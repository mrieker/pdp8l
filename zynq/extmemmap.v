==> flow/design.v <==
module extmemmap (
    input CLOCK,
    input RESET_N,
    output[14:00] xbraddr,
    output[11:00] xbrwdat,
    input[11:00] xbrrdat,
    output reg xbrenab,
    output reg xbrwena,
    input[16:00]  saxi_ARADDR,
    output reg    saxi_ARREADY,
    input         saxi_ARVALID,
    input[16:00]  saxi_AWADDR,
    output reg    saxi_AWREADY,
    input         saxi_AWVALID,
    input         saxi_BREADY,
    output[1:0]   saxi_BRESP,
    output reg    saxi_BVALID,
    output[31:00] saxi_RDATA,
    input         saxi_RREADY,
    output[1:0]   saxi_RRESP,
    output reg    saxi_RVALID,
    input[31:00]  saxi_WDATA,
    output reg    saxi_WREADY,
    input         saxi_WVALID);
    reg[1:0] reading, writing;
    reg[16:02] readaddr, writeaddr;
    reg[11:00] writedata;
    assign saxi_RDATA = { 20'b0, xbrrdat };                  
    assign xbrwdat = writedata;                              
    assign xbraddr = (reading != 0) ? readaddr : writeaddr;  
    always @(posedge CLOCK) begin
        if (~ RESET_N) begin
            saxi_ARREADY <= 1;                               
            saxi_RVALID  <= 0;                               
            saxi_AWREADY <= 1;                               
            saxi_WREADY  <= 1;                               
            saxi_BVALID  <= 0;                               
            reading <= 0;                                    
            writing <= 0;                                    
        end else begin
            if (saxi_ARREADY & saxi_ARVALID) begin
                readaddr <= saxi_ARADDR[16:02];              
                saxi_ARREADY <= 0;                           
                if (writing == 0) begin
                    reading <= 1;                            
                    xbrenab <= 1;
                    xbrwena <= 0;
                end
            end
            else if (~ saxi_ARREADY & (reading == 0) & (writing == 0)) begin
                reading <= 1;
                xbrenab <= 1;
                xbrwena <= 0;
            end
            else if (reading == 1) begin
                reading <= 2;
            end
            else if ((reading == 2) & ~ saxi_RVALID) begin
                saxi_RVALID <= 1;                            
            end
            else if (saxi_RVALID & saxi_RREADY) begin
                reading      <= 0;                           
                xbrenab      <= 0;
                saxi_ARREADY <= 1;                           
                saxi_RVALID  <= 0;                           
            end
            if (saxi_AWREADY & saxi_AWVALID) begin
                writeaddr <= saxi_AWADDR[16:02];             
                saxi_AWREADY <= 0;                           
                if (~ saxi_WREADY & (reading == 0)) begin
                    writing <= 1;                            
                    xbrenab <= 1;
                    xbrwena <= 1;
                end
            end
            if (saxi_WREADY & saxi_WVALID) begin
                writedata <= saxi_WDATA[11:00];              
                saxi_WREADY <= 0;                            
                if (~ saxi_AWREADY & (reading == 0)) begin
                    writing <= 1;                            
                    xbrenab <= 1;
                    xbrwena <= 1;
                end
            end
            if (~ saxi_AWREADY & ~ saxi_WREADY & ~ saxi_BVALID) begin
                if ((reading == 0) & (writing == 0)) begin
                    writing <= 1;
                    xbrenab <= 1;
                    xbrwena <= 1;
                end
                else if ((writing > 0) && (writing < 3)) begin
                    writing <= writing + 1;
                end
                else if (writing == 3) begin
                    writing <= 0;
                    xbrenab <= 0;
                    xbrwena <= 0;
                    saxi_BVALID <= 1;                        
                end
            end
            else if (saxi_BVALID & saxi_BREADY) begin
                saxi_BVALID  <= 0;
                saxi_AWREADY <= 1;                           
                saxi_WREADY  <= 1;                           
            end
        end
    end
endmodule
Tool chain data of extmemmap
The steps from the RTL of extmemmap to its reports follow in flow order. Lines are those of the file above, counted from 1. Cell names lack the library's common part. The mark -- stands for no value.

Top module: extmemmap. Clock input: CLOCK. Standard-cell library: sky130hd. Library corner: tt_025C_1v80.

Elaborated design
Source: Yosys, flattened and elaborated, memories not mapped. Widths are those after wreduce. Registers that Yosys merges into a memory's read port (data or address) are not register bits. Print and check cells do not count. Equal cells are merged and count once.

The entry for flip-flop bits (word level) reads 53. The entry for bits of input ports reads 85. Output and inout port bits: 70. The entry for elaborated cells reads 120.

The figure for $add $sub $neg is 1. Under $lt $le $gt $ge stands 2. Under equality and inequality tests stands 11. Mux-type cells: 58. Under bitwise operators stands 21. The figure for reduce/logical cells is 15.

Operator list (count): 2-to-1 mux 1 bit (43); 2-to-1 mux 2 bit (14); 2-to-1 mux 15 bit (1); AND 1 bit (13); AND reduction 4 bit (3); != test 2 bit with constant B (5); NOT 1 bit (8); nonzero test 2 bit (4); AND reduction 2 bit (3); != test 2 x 1 -> 1 bit with constant B (2); equality test 2 bit with constant B (2); logical NOT 2 bit (2); != test 4 bit with constant B (1); nonzero test 4 bit (1); AND reduction 3 bit (1); adder 2 x 1 -> 2 bit with constant B (1); greater-than comparator 2 x 1 -> 1 bit with constant B (1); equality test 2 x 1 -> 1 bit with constant B (1); < comparator 2 bit with constant B (1); logical AND 1 bit (1).

Logic depth
Longest topological path by Yosys (ltp), each cell counted once; first at word level (registers and memories cut), then after technology mapping (sequential cells cut; the memories' decode and read muxes count).

The figure for depth in word-level cells is 14. The figure for ABC_AREA is 0. For depth in mapped cells the number is 6. The figure for gate-level depth less buffers is 6.

Synthesis result
Yosys stat after the flow's synthesis: flattened, memories mapped to cells. It holds for the ABC_AREA given above (unset counts as 0); a run with the other value may have another netlist. Totals and module areas in this step are rounded.

Cells by type: edfxtp_1 (count 44, area in all 1.32E+03 µm²); buf_4 (count 36, area in all 270.259 µm²); dfxtp_1 (count 9, area in all 180.173 µm²); mux2_4 (count 10, area in all 150.144 µm²); mux2_2 (count 5, area in all 56.304 µm²); nand3b_1 (count 5, area in all 37.536 µm²); ha_1 (count 2, area in all 25.024 µm²); o21ai_0 (count 4, area in all 20.019 µm²); a21boi_4 (count 1, area in all 18.768 µm²); and3_1 (count 3, area in all 18.768 µm²); inv_1 (count 5, area in all 18.768 µm²); nor3_4 (count 1, area in all 16.266 µm²); a21boi_0 (count 2, area in all 15.014 µm²); a21boi_1 (count 2, area in all 15.014 µm²); a21oi_1 (count 3, area in all 15.014 µm²); nand2_1 (count 4, area in all 15.014 µm²); nand3_1 (count 3, area in all 15.014 µm²); o21a_1 (count 2, area in all 15.014 µm²).

Not listed: further types 21, cells in them 27.

For standard cells after synthesis the number is 168. Chip area (Yosys): 2400 µm². The figure for sequential area is 1500 µm². The figure for mapped flip-flops is 53. Under buffer cells stands 39.

Path before layout
Source: OpenSTA report_checks on the synthesized netlist (no wires, ideal clock, input and output delay 20% of the period each), path of least setup slack; recovery checks are left aside. Register names are those of the netlist, which keeps one name where synthesis merged equal registers.

Path kind: register to output. From: register reading[1]. To: output port xbraddr[10]. The entry for period reads 1500 ps. The figure for external output delay is 300 ps. The entry for launch time at the first pin reads 0 ps. Under arrival stands 1106 ps. The entry for data required time reads 1200 ps. Under slack stands 94 ps. For delay of the path the number is 1106 ps. The entry for stages on the path reads 5. For path buffers the number is 2. The figure for period reached after synthesis is 1406 ps.

"delay of the path" is the arrival time less input delay plus setup time. A path that ends at an output port has no setup time. "stages on the path" counts driving pins, that of a launching flip-flop among them; a cell with two outputs on the path counts twice. "period reached after synthesis" = period - worst setup slack (recovery checks aside). The figure is calculated, with input and output delays left at 20% of the set period. Between the ends stands the longest chain of elaborated cells between them, by number of cells; it is not shown to be the way that was timed. Of several equally long chains one is given. Each line given opens the expression or statement behind the cell; cells for indexed reads and writes are added by Yosys, which also makes memories of some case tables. At most two assigning lines are given for a register; there are more.

Cells stage by stage: dfxtp_1 buf_2 nor2_4 buf_6 mux2_4. The figure for cells in the longest elaborated chain is 2. Elaborated cells on any way between the ends: 2. Source lines of those cells: 1. Those cells by class: mux (1); reduce/logical (1).

Ends and longest elaborated chain, post-synthesis: start: declaration (RTL line 25) `reg[1:0] reading, writing;`; start: assignment (RTL line 38) `reading <= 0;`; start: assignment (RTL line 45) `reading <= 1;`; nonzero test 2 bit (RTL line 30) `assign xbraddr = (reading != 0) ? readaddr : writeaddr;`; 2-to-1 mux 15 bit (RTL line 30); end: declaration (RTL line 4) `output[14:00] xbraddr,`.

Timing after layout
Path of least setup slack in the final report of run 2 (OpenROAD, finished layout, wires in). Where an end is a register, its clock arrival counts in the times. The report prints the path's times to 10 ps; the period is as set.

Path kind: register to output. From: register reading[1]. To: output port xbraddr[2]. The entry for period reads 1310 ps. The figure for external output delay is 260 ps. The entry for launch time at the first pin reads 290 ps. Under arrival stands 1400 ps. The entry for data required time reads 1050 ps. Under slack stands -350 ps. The entry for stages on the path reads 5. For path buffers the number is 2.

Between the ends stands the longest chain of elaborated cells between them, by number of cells; it is not shown to be the way that was timed. Of several equally long chains one is given. At most two assigning lines are given for a register; there are more.

Cells stage by stage: dfxtp_2 nor2_4 buf_12 mux2_4 buf_6. The figure for cells in the longest elaborated chain is 2. Elaborated cells on any way between the ends: 2. Source lines of those cells: 1. Those cells by class: mux (1); reduce/logical (1).

Ends and longest elaborated chain, post-layout: start: declaration (RTL line 25) `reg[1:0] reading, writing;`; start: assignment (RTL line 38) `reading <= 0;`; start: assignment (RTL line 45) `reading <= 1;`; nonzero test 2 bit (RTL line 30) `assign xbraddr = (reading != 0) ? readaddr : writeaddr;`; 2-to-1 mux 15 bit (RTL line 30); end: declaration (RTL line 4) `output[14:00] xbraddr,`.

Lab notebook: extmemmap

2 stored runs of extmemmap in the flow (synthesis by Yosys, layout by OpenROAD, sky130hd cells), in arbitrary order. Constraints: input delay and output delay 20% of the set period each, output load 0.01 pF. "clock period reached" is the run's clock period less its worst setup slack. It is reckoned from that one timing run; input and output delays stay at 20% of the period that was set. "critical setup path time" means the part of the period allowed to the worst setup path (the constraints hold back 20% at inputs and 20% at outputs) less its slack; where the path has registers, the arrival times of their clocks count too. "total power of the final layout" is the tool's figure for a default switching activity; nothing was simulated. "critical setup path time" is given in steps of 10 ps. Values from the reports are rounded here.

Files of run 1:
==> flow/run.sh <==
#!/bin/bash
# the make line also repeats the synthesis and layout settings of config.mk as NAME=value (left out here)
make -C /OpenROAD-flow-scripts/flow DESIGN_CONFIG=/design/flow/config.mk WORK_HOME=/design/flow/orfs CLKGATE_MAP_FILE= finish
==> flow/config.mk <==
export PLATFORM = sky130hd
export DESIGN_NAME = extmemmap
export DESIGN_NICKNAME = extmemmap
export VERILOG_FILES = /design/flow/design.v
export SDC_FILE = /design/flow/constraint.sdc
export NUM_CORES = 4
export LEC_CHECK = 0
export CAP_MARGIN = 20
export CORE_ASPECT_RATIO = 1.15
export CORE_MARGIN = 7
export CORE_UTILIZATION = 66
export GPL_TIMING_DRIVEN = 0
export HOLD_SLACK_MARGIN = -0.01
export PLACE_DENSITY = 0.92
export SETUP_SLACK_MARGIN = -0.06
export SLEW_MARGIN = 20
export TNS_END_PERCENT = 20
==> flow/constraint.sdc <==
create_clock -name core_clock -period 1.01 [get_ports {CLOCK}]
set_input_delay 0.2020 -clock core_clock [delete_from_list [all_inputs] [get_ports {CLOCK}]]
set_output_delay 0.2020 -clock core_clock [all_outputs]
set_load 0.01 [all_outputs]

Outcome of run 1: did not finish, placement stopped with GPL-0301.

Files of run 2:
==> flow/run.sh <==
#!/bin/bash
# the make line also repeats the synthesis and layout settings of config.mk as NAME=value (left out here)
make -C /OpenROAD-flow-scripts/flow DESIGN_CONFIG=/design/flow/config.mk WORK_HOME=/design/flow/orfs CLKGATE_MAP_FILE= finish
==> flow/config.mk <==
export PLATFORM = sky130hd
export DESIGN_NAME = extmemmap
export DESIGN_NICKNAME = extmemmap
export VERILOG_FILES = /design/flow/design.v
export SDC_FILE = /design/flow/constraint.sdc
export NUM_CORES = 4
export LEC_CHECK = 0
export CAP_MARGIN = 20
export CORE_MARGIN = 2
export CORE_UTILIZATION = 40
export SLEW_MARGIN = 20
==> flow/constraint.sdc <==
create_clock -name core_clock -period 1.31 [get_ports {CLOCK}]
set_input_delay 0.2620 -clock core_clock [delete_from_list [all_inputs] [get_ports {CLOCK}]]
set_output_delay 0.2620 -clock core_clock [all_outputs]
set_load 0.01 [all_outputs]

Results of run 2. For the synthesized cell area the run shows 2,400 µm². The overall die area stands at 6,650 µm². The standard-cell area of the final layout is 3,510 µm². The utilization of the finished layout is 59.9 %. The measured worst slack on setup checks is -353 ps. The post-route setup TNS reads -5,200 ps. The post-route worst hold slack comes to 514 ps. The total power of the final layout reads 3.92 mW. The clock period reached is 1,663 ps. The critical setup path time stands at 1,400 ps. Class of the worst setup path: register to output.
